==> flow/design.v <==
`timescale 1ns / 1ps
module shapes(
    output wire [3:0] r,
    output wire [3:0] g,
    output wire [3:0] b,
    input wire [9:0] x,
    input wire [8:0] y,
    input wire clk
    );
    reg [11:0] sq_a;
    initial sq_a = 12'hfa4;
    reg [9:0] a_xi;
    reg [9:0] a_yi;
    reg [9:0] a_xj;
    reg [9:0] a_yj;
    initial a_xi = 100;
    initial a_yi = 200;
    initial a_xj = 200;
    initial a_yj = 300;
    assign r = ((x > a_xi) && (x < a_xj) && (y > a_yi) && (y < a_yj)) ? sq_a[11:8] : 0;
    assign g = ((x > a_xi) && (x < a_xj) && (y > a_yi) && (y < a_yj)) ? sq_a[7:4] : 0;
    assign b = ((x > a_xi) && (x < a_xj) && (y > a_yi) && (y < a_yj)) ? sq_a[3:0] : 0;
endmodule
`timescale 1ns / 1ps
module vga(
        input clk,
        output reg hsync,
        output reg vsync,
        output reg [3:0] r,
        output reg [3:0] g,
        output reg [3:0] b
    );
    localparam HS_DATA = 640;
    localparam HS_BLANK = 16;
    localparam HS_PULSE = 96;
    localparam HS_SECBLNK = 48;
    localparam VS_DATA = 480;
    localparam VS_BLANK = 10;
    localparam VS_PULSE = 20;
    localparam VS_SECBLNK = 33;
    reg [9:0] px;
    reg [9:0] py;
    wire [3:0] i_r;
    wire [3:0] i_g;
    wire [3:0] i_b;
    shapes screen(i_r, i_g, i_b, px, py, vsync);
    always @ (posedge clk) begin
        hsync <= ~(px >= (HS_DATA + HS_BLANK) && px < (HS_DATA + HS_BLANK + HS_PULSE));
        vsync <= ~(py >= (VS_DATA + VS_BLANK) && py < (VS_DATA + VS_BLANK + VS_PULSE));
        if(px < HS_DATA && py < VS_DATA) begin
            r <= i_r;
            g <= i_g;
            b <= i_b;
        end
        else begin
            r <= 0;
            g <= 0;
            b <= 0;
        end
        if(px >= (HS_DATA + HS_BLANK + HS_PULSE + HS_SECBLNK-1)) begin
            px <= 0;
            if(py >= (VS_DATA + VS_BLANK + VS_PULSE + HS_SECBLNK-1)) begin
                py <= 0;
            end
            else begin
                py <= py + 1;
            end
        end
        else begin
            px <= px + 1;
        end
    end
endmodule
Tool chain data of vga
Tool output for the design above, in the order of the flow.
Line numbers count from 1 in the design file above.
Operators carry their Yosys type and port widths (W data, S select, Z words).
Library cell names are shortened.
{"block": "inputs", "top_module": "vga", "clock": "clk", "cell_library": "sky130hd", "corner": "tt_025C_1v80"}

Word-level counts
Yosys after proc, flatten, opt, wreduce and memory -nomap, before mapping. Enables and synchronous resets that opt folds into registers are not counted as muxes. Memory bits, and registers merged into a memory's read port (data or address), are not among the register bits. Print and check cells are not counted. Equal cells are merged and count once.
{"block": "bits", "regBits": 34, "inputBits": 1, "output_inout_bits": 14, "word_cells": 32}
{"block": "op_classes", "addsub": 2, "n_cmp": 12, "muxes": 3, "logic": 2, "reduce_logical": 6}
{"block": "op_table", "op": "$ge A10 B10 Y1 const B", "count": 3}
{"block": "op_table", "op": "$add A10 B1 Y10 const B", "count": 2}
{"block": "op_table", "op": "$lt A10 B10 Y1 const B", "count": 2}
{"block": "op_table", "op": "$lt A10 B9 Y1 const B", "count": 2}
{"block": "op_table", "op": "$gt A10 B7 Y1 const B", "count": 1}
{"block": "op_table", "op": "$lt A10 B8 Y1 const B", "count": 1}
{"block": "op_table", "op": "$ge A10 B9 Y1 const B", "count": 1}
{"block": "op_table", "op": "$gt A9 B8 Y1 const B", "count": 1}
{"block": "op_table", "op": "$lt A9 B9 Y1 const B", "count": 1}
{"block": "op_table", "op": "$mux W4", "count": 2}
{"block": "op_table", "op": "$logic_and A1 B1 Y1", "count": 6}
{"block": "op_table", "op": "$mux W3", "count": 1}
{"block": "op_table", "op": "$not A1 Y1", "count": 2}

Logic depth
Depth = most cells in a row (Yosys ltp): at word level without a register or memory, in the mapped netlist without a sequential cell, where the memories' decode and read muxes count.
{"block": "logic_depth", "word_depth": 5, "abc_area": 0, "ltp_mapped": 7, "mapped_depth_nobuf": 6}

Netlist
The flow's flattened synthesis, as Yosys stat reports it; memories are mapped. The netlist is that of the ABC_AREA named above (0 if unset); the other value can give another one.
{"block": "types", "cell": "edfxtp_1", "count": 10}
{"block": "types", "cell": "dfxtp_1", "count": 13}
{"block": "types", "cell": "buf_4", "count": 11}
{"block": "types", "cell": "nor2_1", "count": 22}
{"block": "types", "cell": "ha_1", "count": 6}
{"block": "types", "cell": "xnor2_1", "count": 8}
{"block": "types", "cell": "xor2_1", "count": 6}
{"block": "types", "cell": "nand3_1", "count": 10}
{"block": "types", "cell": "nor3_1", "count": 7}
{"block": "types", "cell": "nand2_1", "count": 9}
{"block": "types", "cell": "nor2b_1", "count": 4}
{"block": "types", "cell": "buf_6", "count": 2}
{"block": "types", "cell": "inv_1", "count": 6}
{"block": "types", "cell": "and3_1", "count": 3}
{"block": "types", "cell": "o31a_1", "count": 2}
{"block": "types", "cell": "or4b_4", "count": 1}
{"block": "types", "cell": "a211oi_2", "count": 1}
{"block": "types", "cell": "a21oi_1", "count": 2}
Not listed: further types 16, cells in them 18.
{"block": "mapped", "cell_count": 141, "area_um2": 1305.0, "ffs": 23, "n_buf": 18}
By module: a second synthesis without flattening, with its own total; a netlist apart from the flattened one above.
{"block": "hier_totals", "hier_cells": 170, "hier_area_um2": 1635.3}
Each row is one instance without its submodules.
{"block": "modules", "module": "vga", "instances": 1, "n_cells": 142, "area_um2": 1460.2, "seq_area_um2": 780.7}
{"block": "modules", "module": "shapes", "instances": 1, "n_cells": 28, "area_um2": 175.2, "seq_area_um2": 0.0}

Timing after synthesis
OpenSTA on the mapped netlist: ideal clock, no wires. The path of least setup slack (recovery checks aside). Input and output delay are each 20% of the period. Register names are those of the netlist, which keeps one name where synthesis merged equal registers.
{"block": "synth_timing", "path_kind": "register to register", "startpoint": "register py[0]", "endpoint": "register py[8]", "period_ns": 2.16, "launch_ns": 0.000, "arrival_ns": 1.360, "required_time_ns": 1.906, "setup_slack_ns": 0.546, "path_delay_ns": 1.614, "driving_pins": 8, "path_buffers": 1, "synth_period_reached_ns": 1.614}
"path_delay_ns" is the arrival time less input delay plus setup time.
"driving_pins" counts driving pins, that of a launching flip-flop among them; a cell with two outputs on the path counts twice.
"synth_period_reached_ns" = period - worst setup slack (recovery checks aside). The figure is calculated, with input and output delays left at 20% of the set period.
Between the ends stands the longest chain of elaborated cells between them, by number of cells; it is not shown to be the way that was timed. Of several equally long chains one is given.
Each line given opens the expression or statement behind the cell; cells for indexed reads and writes are added by Yosys, which also makes memories of some case tables.
{"block": "synth_via", "cell_sequence": "edfxtp_1 inv_1 ha_1 nor2b_1 o311ai_1 and2_1 buf_6 nor2_1", "elab_chain_cells": 1, "cells_between": 2, "cone_lines": 2, "cone_classes": "1 x add/sub; 1 x compare"}
{"block": "synth_rtl", "element": "from (decl)", "line_no": 42, "source": "reg [9:0] py;"}
{"block": "synth_rtl", "element": "from (assign)", "line_no": 63, "source": "py <= 0;"}
{"block": "synth_rtl", "element": "from (assign)", "line_no": 66, "source": "py <= py + 1;"}
{"block": "synth_rtl", "element": "$add A10 B1 Y10", "line_no": 66}
{"block": "synth_rtl", "element": "to (assign)", "line_no": 63}
{"block": "synth_rtl", "element": "to (assign)", "line_no": 66}
{"block": "synth_rtl", "element": "to (decl)", "line_no": 42}

Worst path after layout
Path of least setup slack in the final report of entry A (OpenROAD, finished layout, wires in). Where an end is a register, its clock arrival counts in the times.
{"block": "layout_timing", "path_kind": "register to register", "startpoint": "register py[1]", "endpoint": "register r[2]", "period_ns": 1.27, "launch_ns": 0.31, "arrival_ns": 1.86, "required_time_ns": 1.48, "setup_slack_ns": -0.38, "driving_pins": 6, "path_buffers": 1}
Between the ends stands the longest chain of elaborated cells between them, by number of cells; it is not shown to be the way that was timed. Of several equally long chains one is given.
{"block": "layout_via", "cell_sequence": "edfxtp_1 buf_4 or4b_4 a211oi_2 o31a_1 nor4_1", "elab_chain_cells": 4, "cells_between": 7, "cone_classes": "3 x compare; 1 x mux; 3 x reduce/logical"}
{"block": "layout_rtl", "element": "from (decl)", "line_no": 42, "source": "reg [9:0] py;"}
{"block": "layout_rtl", "element": "from (assign)", "line_no": 63, "source": "py <= 0;"}
{"block": "layout_rtl", "element": "from (assign)", "line_no": 66, "source": "py <= py + 1;"}
{"block": "layout_rtl", "element": "$gt A9 B8 Y1", "line_no": 20, "source": "assign r = ((x > a_xi) && (x < a_xj) && (y > a_yi) && (y < a_yj)) ? sq_a[11:8] : 0;"}
{"block": "layout_rtl", "element": "$logic_and A1 B1 Y1 (2 in a row)", "line_no": 20}
{"block": "layout_rtl", "element": "$mux W4", "line_no": 20}
{"block": "layout_rtl", "element": "to (assign)", "line_no": 51, "source": "r <= i_r;"}
{"block": "layout_rtl", "element": "to (assign)", "line_no": 56, "source": "r <= 0;"}
{"block": "layout_rtl", "element": "to (decl)", "line_no": 29, "source": "output reg [3:0] r,"}

Subject: vga on sky130hd, stored results

Hello all,

Module vga, platform sky130hd: 2 stored runs of the flow (Yosys, OpenROAD) with differing settings, in no particular order. Input and output delays are each 20% of the period that was set; the output load is 0.01 pF.
"period_reached_ns": clock period set for the run, less the worst setup slack. It is reckoned from that one timing run; input and output delays stay at 20% of the period that was set.
"critical_path_time_ns": the worst setup path's part of the clock period (all of it between registers, 20% less for each end at a port) less its slack. A launch clock that arrives late makes it longer, a capture clock that arrives late makes it shorter.

{"run": "entry A", "settings": { "period_ns": 1.27, "CORE_UTILIZATION": 50, "PLACE_DENSITY_LB_ADDON": 0.2, "CELL_PAD_IN_SITES_GLOBAL_PLACEMENT": 0, "TNS_END_PERCENT": 15, "GPL_TIMING_DRIVEN": 1, "CTS_CLUSTER_SIZE": 70, "CAP_MARGIN": 30, "CORE_MARGIN": 2, "SLEW_MARGIN": 20 }, "results": { "util_pct": 71.5, "critical_path_time_ns": 1.65, "critical_path_kind": "register to register", "period_reached_ns": 1.648, "setup_ws_ns": -0.378, "setup_tns_ns": -5.366, "total_die_area_um2": 3034.9, "synth_chip_area_um2": 1305.0, "timing.hold.ws_ns": 0.459 }}
{"run": "entry B", "settings": { "period_ns": 1.41, "CORE_UTILIZATION": 46, "PLACE_DENSITY_LB_ADDON": 0.23, "CORE_ASPECT_RATIO": 1.94, "CELL_PAD_IN_SITES_GLOBAL_PLACEMENT": 1, "CELL_PAD_IN_SITES_DETAIL_PLACEMENT": 2, "CTS_CLUSTER_SIZE": 18, "CTS_CLUSTER_DIAMETER": 310, "CAP_MARGIN": 15, "MAX_ROUTING_LAYER": "met5", "CORE_MARGIN": 2, "SLEW_MARGIN": 20 }, "outcome": "no final report: clock tree synthesis broke off with DPL-0033"}

Thanks
